==> flow/design.v <==
interface Arbiter_Interface #(parameter INPUT_WIDTH = 4);
    logic                    clk;
    logic                    rst_n;
    logic [INPUT_WIDTH-1:0]  Req;
    logic [INPUT_WIDTH-1:0]  Grant;
endinterface
module PriorityLogic ( 
    input wire       clk,
    input wire       rst_n,
    input wire       En,
	input wire [3:0] In,
	output reg [3:0] Out
);
   always @(posedge clk or negedge rst_n) begin
 	if (~rst_n) begin
            Out <= 'b0;
       end
       else if (En) begin
           if (In[0]) begin
               Out <= 'b1;
           end
           else if (In[1]) begin
               Out <= 'b10;
            end
           else if (In[2]) begin 
               Out <= 'b100;
           end  
           else if (In[3]) begin
               Out <= 'b1000;
             end
       end
       else begin
               Out <= 'b0;
        end   
   end
endmodule : PriorityLogic
module RingCounter #(parameter COUNT_WIDTH = 4)(
	input wire                   clk,
	input wire                   rst_n,
	output reg [COUNT_WIDTH-1:0] Count_out
);
	always @(posedge clk or negedge rst_n) begin
	    if (~rst_n) begin
	        Count_out <= {1'b1,{(COUNT_WIDTH-1){1'b0}}};
	    end
	    else begin
	          Count_out <= {Count_out[0],Count_out[(COUNT_WIDTH-1):1]};
	    end
	end
endmodule : RingCounter
module RoundRobin_Arbiter #(parameter INPUT_WIDTH = 4)(
	input wire                    clk,
	input wire                    rst_n,
	input wire [INPUT_WIDTH-1:0]  Req,
	output wire [INPUT_WIDTH-1:0] Grant
);
	wire [INPUT_WIDTH-1:0] Out0,Out1,Out2,Out3, Count_out;
	RingCounter #(
	    .COUNT_WIDTH(INPUT_WIDTH)
	) RingCounter_instance(
	    .clk(clk),
	    .rst_n(rst_n),
	    .Count_out(Count_out)  
	);
	PriorityLogic PriorityLogic_instance0(
	    .clk(clk),
        .rst_n(rst_n),
	    .En(Count_out[3]),
	    .In(Req),    
	    .Out(Out0)
	);
	PriorityLogic PriorityLogic_instance1(
	    .clk(clk),
        .rst_n(rst_n),
	    .En(Count_out[2]),
	    .In({Req[0],Req[3],Req[2],Req[1]}),
	    .Out(Out1)
	);
	PriorityLogic PriorityLogic_instance2(
	    .clk(clk),
        .rst_n(rst_n),
        .En(Count_out[1]),
        .In({Req[1],Req[0],Req[3],Req[2]}), 
        .Out(Out2)
    );
    PriorityLogic PriorityLogic_instance3(
        .clk(clk),
        .rst_n(rst_n),
        .En(Count_out[0]),
	    .In({Req[0],Req[3],Req[2],Req[1]}),
        .Out(Out3)
    );
    assign Grant[0] = Out0[0] | Out1[3] | Out2[2] | Out3[1];
    assign Grant[1] = Out0[1] | Out1[0] | Out2[3] | Out3[2];
    assign Grant[2] = Out0[2] | Out1[1] | Out2[0] | Out3[3];
    assign Grant[3] = Out0[3] | Out1[2] | Out2[1] | Out3[0];
endmodule : RoundRobin_Arbiter
### From RTL to reports: RoundRobin_Arbiter

What the tools print for RoundRobin_Arbiter, step after step.
Lines are those of the file above, counted from 1.
Operators carry their Yosys type and port widths (W data, S select, Z words).
Cell names lack the library's common part.
A cell with n/a has no value.

* top module: RoundRobin_Arbiter
* clock port: clk
* library: sky130hd
* timing corner: tt_025C_1v80

### Word-level counts

Counts by Yosys on the flattened word-level netlist (proc, flatten, opt, wreduce; memories kept). Register bits leave out memories and registers merged into their read ports (data or address). Print and check cells are left out. Cells with the same type and inputs are merged into one.

* output and inout bits: 4
* register bits after elaboration: 20
* cells after elaboration: 37

* eq/ne operators: 4
* multiplexer cells: 16
* bitwise operators: 12

Operator list (count)
* $mux W4: 16
* $ne A5 B5 Y1 const B: 4
* $or A1 B1 Y1: 12

### Depth

Yosys ltp: most cells in a row. Word level: on the elaborated netlist, between registers, memories and ports. Mapped: between sequential cells and ports; inverters and the memories' decode and read muxes count.

* depth after elaboration: 5
* ABC_AREA: 0
* gate-level depth with buffers: 3
* depth with buffers taken out: 2

### Netlist

Source: synth_stat.txt of the flow (Yosys; design flattened, memories mapped). It holds for the ABC_AREA given above (unset counts as 0); a run with the other value may have another netlist.
The area totals of this step are shown rounded.

Cells by type (count)
* dfrtp_1: 19
* o211a_1: 6
* nor4b_2: 2
* o21a_1: 4
* or4_1: 4
* dfstp_2: 1
* and2b_1: 3
* buf_4: 3
* nor3b_1: 3
* o2111a_1: 2
* nor4b_1: 2
* nand2b_1: 2
* nor4_1: 2
* buf_6: 1
* nor2_1: 3
* or3b_1: 1
* a211oi_1: 1
* inv_1: 2

Not listed: further types 2, cells in them 2.

* mapped flip-flops: 20
* cells in the netlist: 63
* sequential area: 502 um^2
* buffers: 4
* synthesis area: 841 um^2

The figures by module come from a second, unflattened synthesis with its own total; it is not the netlist above.

* cell total of the unflattened synthesis: 68
* area (unflattened synthesis): 802 um^2

Rows give one instance, submodules left out.

Modules
* PriorityLogic: area 168 um^2, seq. area 100 um^2, cells 15, times used 4
* RingCounter (COUNT_WIDTH=4): area 101 um^2, seq. area 101 um^2, cells 4, times used 1
* RoundRobin_Arbiter: area 30.0 um^2, seq. area 0.0 um^2, cells 4, times used 1

### Path before layout

Path of least setup slack by OpenSTA after synthesis, without wires, with an ideal clock, recovery checks aside; 20% of the period is set as input and as output delay. Where synthesis merged equal registers, the netlist keeps one of their names.

* path kind: reg-to-output
* start point: register PriorityLogic_instance1.Out[3]
* end point: output port Grant[0]
* buffers on the path: 0
* external output delay: 216 ps
* delay of the path: 919 ps
* data required time: 864 ps
* arrival time: 919 ps
* stages: 2
* period: 1080 ps
* time at the first pin: 0 ps
* setup slack: -55 ps
* period reached after synthesis: 1135 ps

"delay of the path" = arrival - input delay + setup time.
At an output port there is no setup time.
"stages": output pins that drive a net of the path, with the launching flip-flop's if there is one; two outputs of one cell count as two.
"period reached after synthesis" is the clock period less the worst setup slack; recovery checks do not enter. This is arithmetic on one report: input and output delays are still those of the set period (20% each).
The rows between start and end are the longest chain of elaborated cells between them; the timing report does not say that the signal goes this way. Where chains are equally long, one stands for them.
Each line given opens the expression or statement behind the cell; cells for indexed reads and writes are added by Yosys, which also makes memories of some case tables.
A register here has more assigning lines than the two given.

* cell sequence: dfrtp_1 -> or4_1
* cells in the longest elaborated chain: 3
* elaborated cells between the ends (all ways): 3
* source lines of those cells: 1
* classes of those cells: 3 x logic

RTL lines, path post-synthesis
* from (decl): RTL line 12 `output reg [3:0] Out`
* from (assign): RTL line 16 `Out <= 'b0;`
* from (assign): RTL line 20 `Out <= 'b1;`
* $or A1 B1 Y1 (3 in a row): RTL line 93 `assign Grant[0] = Out0[0] | Out1[3] | Out2[2] | Out3[1];`
* to (decl): RTL line 55 `output wire [INPUT_WIDTH-1:0] Grant`

### Path in the finished layout

From the final timing report of run A: the path of least setup slack in the routed layout; clock arrival at registers is part of the times.
The path's times are printed in steps of 10 ps; the period is the one set.

* path kind: reg-to-output
* start point: register PriorityLogic_instance3.Out[2]
* end point: output port Grant[1]
* time at the first pin: 290 ps
* buffers on the path: 1
* external output delay: 360 ps
* arrival time: 1330 ps
* stages: 3
* setup slack: 90 ps
* data required time: 1420 ps
* period: 1780 ps

The rows between start and end are the longest chain of elaborated cells between them; the timing report does not say that the signal goes this way. Where chains are equally long, one stands for them.
A register here has more assigning lines than the two given.

* cell sequence: dfrtp_1 -> or4_1 -> buf_2
* cells in the longest elaborated chain: 1
* elaborated cells between the ends (all ways): 1
* source lines of those cells: 1
* classes of those cells: 1 x logic

RTL lines, path post-layout
* from (decl): RTL line 12 `output reg [3:0] Out`
* from (assign): RTL line 16 `Out <= 'b0;`
* from (assign): RTL line 20 `Out <= 'b1;`
* $or A1 B1 Y1: RTL line 94 `assign Grant[1] = Out0[1] | Out1[0] | Out2[3] | Out3[2];`
* to (decl): RTL line 55 `output wire [INPUT_WIDTH-1:0] Grant`

Subject: RoundRobin_Arbiter on sky130hd, stored results

Hello all,

Flow measurements of RoundRobin_Arbiter on sky130hd: 2 stored runs with different settings, listed in no order. Input and output delays are each 20% of the period that was set; the output load is 0.01 pF.
"period achieved" means the clock period less the worst setup slack. The figure is calculated, with input and output delays left at 20% of the set period.
"time on the worst setup path" = time allowed to the worst setup path (clock period - input delay - output delay, where it has them) - its slack; a late launch clock adds to it, a late capture clock takes from it.
"total power after layout" rests on the timing tool's default activity at the inputs, not on a simulated workload.
"time on the worst setup path" is given in steps of 10 ps.
Values from the reports are rounded here.

### Run A

Settings: `period_ns=1.78`, `CORE_UTILIZATION=34`, `SETUP_SLACK_MARGIN=0.3`, `PLACE_DENSITY=0.38`, `HOLD_SLACK_MARGIN=0.16`, `CORE_MARGIN=8`, `CELL_PAD_IN_SITES_GLOBAL_PLACEMENT=2`, `GPL_ROUTABILITY_DRIVEN=0`, `CAP_MARGIN=20`, `SLEW_MARGIN=10`

- Setup slack of the worst path: 92 ps
- Die footprint: 4320 um^2
- Time on the worst setup path: 1330 ps
- Worst setup path kind: reg-to-output
- Final utilization: 42.9 %
- Standard-cell area after layout: 1030 um^2
- Post-synthesis cell area: 841 um^2
- Period achieved: 1688 ps
- Total power after layout: 0.000771 W
- Final setup TNS: 0 ps

### Run B

Settings: `period_ns=1.41`, `CAP_MARGIN=20`, `CORE_MARGIN=2`, `CORE_UTILIZATION=40`, `SLEW_MARGIN=20`

- Setup slack of the worst path: -208 ps
- Die footprint: 2480 um^2
- Time on the worst setup path: 1340 ps
- Worst setup path kind: reg-to-output
- Final utilization: 51.1 %
- Standard-cell area after layout: 1010 um^2
- Post-synthesis cell area: 841 um^2
- Period achieved: 1618 ps
- Total power after layout: 0.000919 W
- Final setup TNS: -793 ps

Thanks
